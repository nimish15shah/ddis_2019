==> flow/design.v <==
module fifo #(parameter WORD_L= 8, DEPTH= 8, PORT_L= 8) (
    input                                   clk,
    input                                   rst,
    input [PORT_L - 1 : 0] [WORD_L -1 : 0]  inputs,
    input                                   in_vld,
    output                                  fifo_rdy,
    output [PORT_L - 1 : 0] [WORD_L -1 : 0] outputs,
    output                                  fifo_vld,
    input                                   mac_rdy
  ); 
  localparam ADR_L = $clog2(DEPTH);
  logic [DEPTH - 1 : 0] [PORT_L - 1 : 0] [WORD_L - 1 : 0] fifo_reg;
  logic [ADR_L : 0]                                       wr_adr;
  logic [ADR_L : 0]                                       rd_adr;
  logic                                                   full;
  logic                                                   empty;
  logic                                                   wr_en;
  logic                                                   rd_en;
  always_comb begin
    if ((wr_adr [ADR_L - 1 : 0] == rd_adr[ADR_L - 1 : 0]) && (wr_adr[ADR_L] != rd_adr[ADR_L])) begin
      full = 1;
    end else begin
      full = 0;
    end
    if (wr_adr == rd_adr) begin
      empty = 1;
    end else begin
      empty = 0;
    end
  end
  assign fifo_rdy = ~full;
  assign fifo_vld = ~empty;
  assign wr_en    = fifo_rdy && in_vld;
  assign rd_en    = fifo_vld && mac_rdy;
  always_ff @(posedge clk) begin
    if (rst== 0) begin
      wr_adr <= '0;
      rd_adr <= '0;
    end else begin
      if (wr_en) begin
        wr_adr <= wr_adr + 1;
      end
      if (rd_en) begin
        rd_adr <= rd_adr + 1;
      end      
    end
  end
  always_ff @(posedge clk) begin
    if (rst== 0) begin
      fifo_reg <= '0;
    end else begin
      if (wr_en) begin
        fifo_reg[wr_adr[ADR_L-1 : 0]] <= inputs;
      end
    end
  end
  assign outputs = fifo_reg[rd_adr[ADR_L-1 : 0]];
endmodule
Step by step through the tools: fifo
What the tools print for fifo, step after step.
Line numbers count from 1 in the design file above.
Operators carry their Yosys type and port widths (W data, S select, Z words).
Library cell names are shortened.
{ "inputs": {"top": "fifo", "clk_port": "clk", "cell_library": "sky130hd", "pvt_corner": "tt_025C_1v80"} }

After elaboration
Counts by Yosys on the flattened word-level netlist (proc, flatten, opt, wreduce; memories kept). Register bits leave out memories and registers merged into their read ports (data or address); mux counts leave out enables and synchronous resets folded into registers. Print and check cells are left out. Cells with the same type and inputs are merged into one.
{ "bits": {"regBits": 520, "in_bits": 68, "output_inout_bits": 66, "wordCells": 22} }
{ "classes": {"add_sub_neg": 3, "equal": 3, "shifts": 3, "mux": 2, "bitwise": 5, "n_reduce_logical": 3} }
{ "ops": {"columns": ["cell", "count"], "rows": [
  ["$shiftx A512 B10 Y64", 1],
  ["$and A512 B512 Y512", 1],
  ["$or A512 B512 Y512", 1],
  ["$not A512 Y512", 1],
  ["$shift A64 B33 Y512", 1],
  ["$shift A64 B33 Y512 const A", 1],
  ["$neg A9 Y33", 1],
  ["$add A4 B1 Y4 const B", 2],
  ["$eq A4 B4 Y1", 1],
  ["$logic_and A1 B1 Y1", 3],
  ["$eq A3 B3 Y1", 1],
  ["$not A1 Y1", 2],
  ["$mux W1", 2],
  ["$ne A1 B1 Y1", 1]
]} }

Longest topological paths
Longest topological path by Yosys (ltp), each cell counted once; first at word level (registers and memories cut), then after technology mapping (sequential cells cut; the memories' decode and read muxes count).
{ "depth": {"word_depth": 5, "ABC_AREA": 0, "depth_mapped": 12, "mapped_depth_nobuf": 9} }

After synthesis
The flow's flattened synthesis, as Yosys stat reports it; memories are mapped. The netlist is that of the ABC_AREA named above (0 if unset); the other value can give another one.
Totals and module areas in this step are rounded.
{ "mapped": {"cells": 1810, "yosys_area_mm2": 0.021, "seq_area_mm2": 0.01, "ff_cells": 520, "buf_cells": 200} }
{ "by_type": {"columns": ["cell", "count", "type_area_um2"], "rows": [
  ["dfxtp_1", 520, 1.04E+04],
  ["mux4_2", 128, 2.88E+03],
  ["a22o_1", 256, 2242.15],
  ["o2bb2ai_1", 110, 963.424],
  ["a32o_1", 82, 820.787],
  ["mux2_2", 64, 720.691],
  ["nor2b_1", 110, 688.16],
  ["buf_2", 101, 505.485],
  ["nand2_1", 125, 469.2],
  ["nand4_1", 57, 356.592],
  ["clkbuf_1", 75, 281.52],
  ["o21ai_0", 56, 280.269],
  ["mux2i_1", 10, 100.096],
  ["ha_1", 6, 75.072],
  ["nand3b_1", 10, 75.072],
  ["a21oi_4", 4, 65.062],
  ["nor3_1", 13, 65.062],
  ["buf_1", 15, 56.304]
]} }
Other cell types: 21; their cells: 68.

Timing after synthesis
Path of least setup slack by OpenSTA after synthesis, without wires, with an ideal clock, recovery checks aside; 20% of the period is set as input and as output delay. Where synthesis merged equal registers, the netlist keeps one of their names.
{ "synth_timing": {"path_kind": "reg-to-reg", "startpoint": "register wr_adr[0]", "endpoint": "register fifo_reg", "tclk_ns": 4.0, "setup_time_ns": 0.061, "launch_ns": 0.000, "t_arrival_ns": 2.626, "required_time_ns": 3.939, "setup_slack_ns": 1.313, "path_delay_ns": 2.687, "driving_pins": 9, "n_path_buf": 3, "synth_period_reached_ns": 2.687} }
"path_delay_ns" = arrival - input delay + setup time.
"driving_pins" counts driving pins, that of a launching flip-flop among them; a cell with two outputs on the path counts twice.
"synth_period_reached_ns" is the clock period less the worst setup slack; recovery checks do not enter. This is arithmetic on one report: input and output delays are still those of the set period (20% each).
Where an end lacks its bit number, it is one bit of the signal, or one of the new flip-flops if synthesis recoded a state register.
The rows between start and end are the longest chain of elaborated cells between them; the timing report does not say that the signal goes this way. Where chains are equally long, one stands for them.
Each line given opens the expression or statement behind the cell; cells for indexed reads and writes are added by Yosys, which also makes memories of some case tables.
{ "synth_via": {"path_cell_list": "dfxtp_1 buf_2 nor3_1 inv_1 ha_1 clkbuf_1 nor4_2 clkbuf_1 a32o_1", "elab_chain_len": 5, "cone_cells": 11, "lines_between": 4, "cone_classes": "1 x add/sub; 1 x eq/ne; 2 x shift; 1 x mux; 4 x logic; 2 x reduce/logical"} }
{ "synth_rtl": {"columns": ["element", "line_no", "rtl"], "rows": [
  ["start: declaration", 13, "logic [ADR_L : 0]                                       wr_adr;"],
  ["start: assignment", 37, "wr_adr <= '0;"],
  ["start: assignment", 41, "wr_adr <= wr_adr + 1;"],
  ["$neg A9 Y33", 53, "fifo_reg[wr_adr[ADR_L-1 : 0]] <= inputs;"],
  ["$shift A64 B33 Y512", 53, null],
  ["$not A512 Y512", 53, null],
  ["$and A512 B512 Y512", 53, null],
  ["$or A512 B512 Y512", 53, null],
  ["end: assignment", 50, "fifo_reg <= '0;"],
  ["end: assignment", 53, null],
  ["end: declaration", 12, "logic [DEPTH - 1 : 0] [PORT_L - 1 : 0] [WORD_L - 1 : 0] fifo_reg;"]
]} }

Worst path after layout
Path of least setup slack in the final report of job 2 (OpenROAD, finished layout, wires in). Where an end is a register, its clock arrival counts in the times.
{ "layout_timing": {"path_kind": "reg-to-output", "startpoint": "register rd_adr[0]", "endpoint": "output port outputs", "tclk_ns": 2.82, "out_delay_ns": 0.56, "launch_ns": 0.61, "t_arrival_ns": 2.45, "required_time_ns": 2.26, "setup_slack_ns": -0.19, "driving_pins": 8, "n_path_buf": 5} }
Where an end lacks its bit number, it is one bit of the signal, or one of the new flip-flops if synthesis recoded a state register.
The rows between start and end are the longest chain of elaborated cells between them; the timing report does not say that the signal goes this way. Where chains are equally long, one stands for them.
{ "layout_via": {"path_cell_list": "dfxtp_4 buf_12 buf_12 buf_8 buf_12 mux4_2 mux2_4 buf_6", "elab_chain_len": 1, "cone_cells": 1, "lines_between": 1, "cone_classes": "1 x shift"} }
{ "layout_rtl": {"columns": ["element", "line_no", "rtl"], "rows": [
  ["start: declaration", 14, "logic [ADR_L : 0]                                       rd_adr;"],
  ["start: assignment", 38, "rd_adr <= '0;"],
  ["start: assignment", 44, "rd_adr <= rd_adr + 1;"],
  ["$shiftx A512 B10 Y64", 57, "assign outputs = fifo_reg[rd_adr[ADR_L-1 : 0]];"],
  ["end: declaration", 7, "output [PORT_L - 1 : 0] [WORD_L -1 : 0] outputs,"]
]} }

Measured results for fifo: 2 stored runs of the Yosys and OpenROAD flow on sky130hd. The settings differ; the order carries no meaning. The constraints put input and output delay at 20% of the set period each and load the outputs with 0.01 pF.
"achieved_clock_period_ns" is the run's clock period less its worst setup slack. It is reckoned from that one timing run; input and output delays stay at 20% of the period that was set.
By "power_total_uw" is meant OpenSTA's value without simulated activity: inputs other than the clock are taken to toggle once in ten clock periods, and the tool carries that through the logic.
The results are shown rounded.
[
  {
    "run": "job 1",
    "settings": { "period_ns": 2.19, "CORE_UTILIZATION": 61, "SETUP_SLACK_MARGIN": 0.15, "PLACE_DENSITY_LB_ADDON": 0.03, "CELL_PAD_IN_SITES_DETAIL_PLACEMENT": 1, "TNS_END_PERCENT": 20, "GPL_ROUTABILITY_DRIVEN": 0, "CAP_MARGIN": 0, "SLEW_MARGIN": 40, "MIN_ROUTING_LAYER": "met2", "MAX_ROUTING_LAYER": "met5", "CORE_MARGIN": 2 },
    "outcome": "unfinished; error DPL-0033 in clock tree synthesis"
  },
  {
    "run": "job 2",
    "settings": { "period_ns": 2.82, "SETUP_SLACK_MARGIN": -0.01, "CAP_MARGIN": 20, "CORE_MARGIN": 2, "CORE_UTILIZATION": 40, "SLEW_MARGIN": 20 },
    "results": { "timing.setup.tns_ns": -6.5, "timing.setup.ws_ns": -0.19, "hold_ws_ns": 0.43, "achieved_clock_period_ns": 3.012, "post_route_stdcell_area_mm2": 0.027, "post_synth_area_mm2": 0.021, "final_die_area_mm2": 0.056, "power_total_uw": 18000 }
  }
]
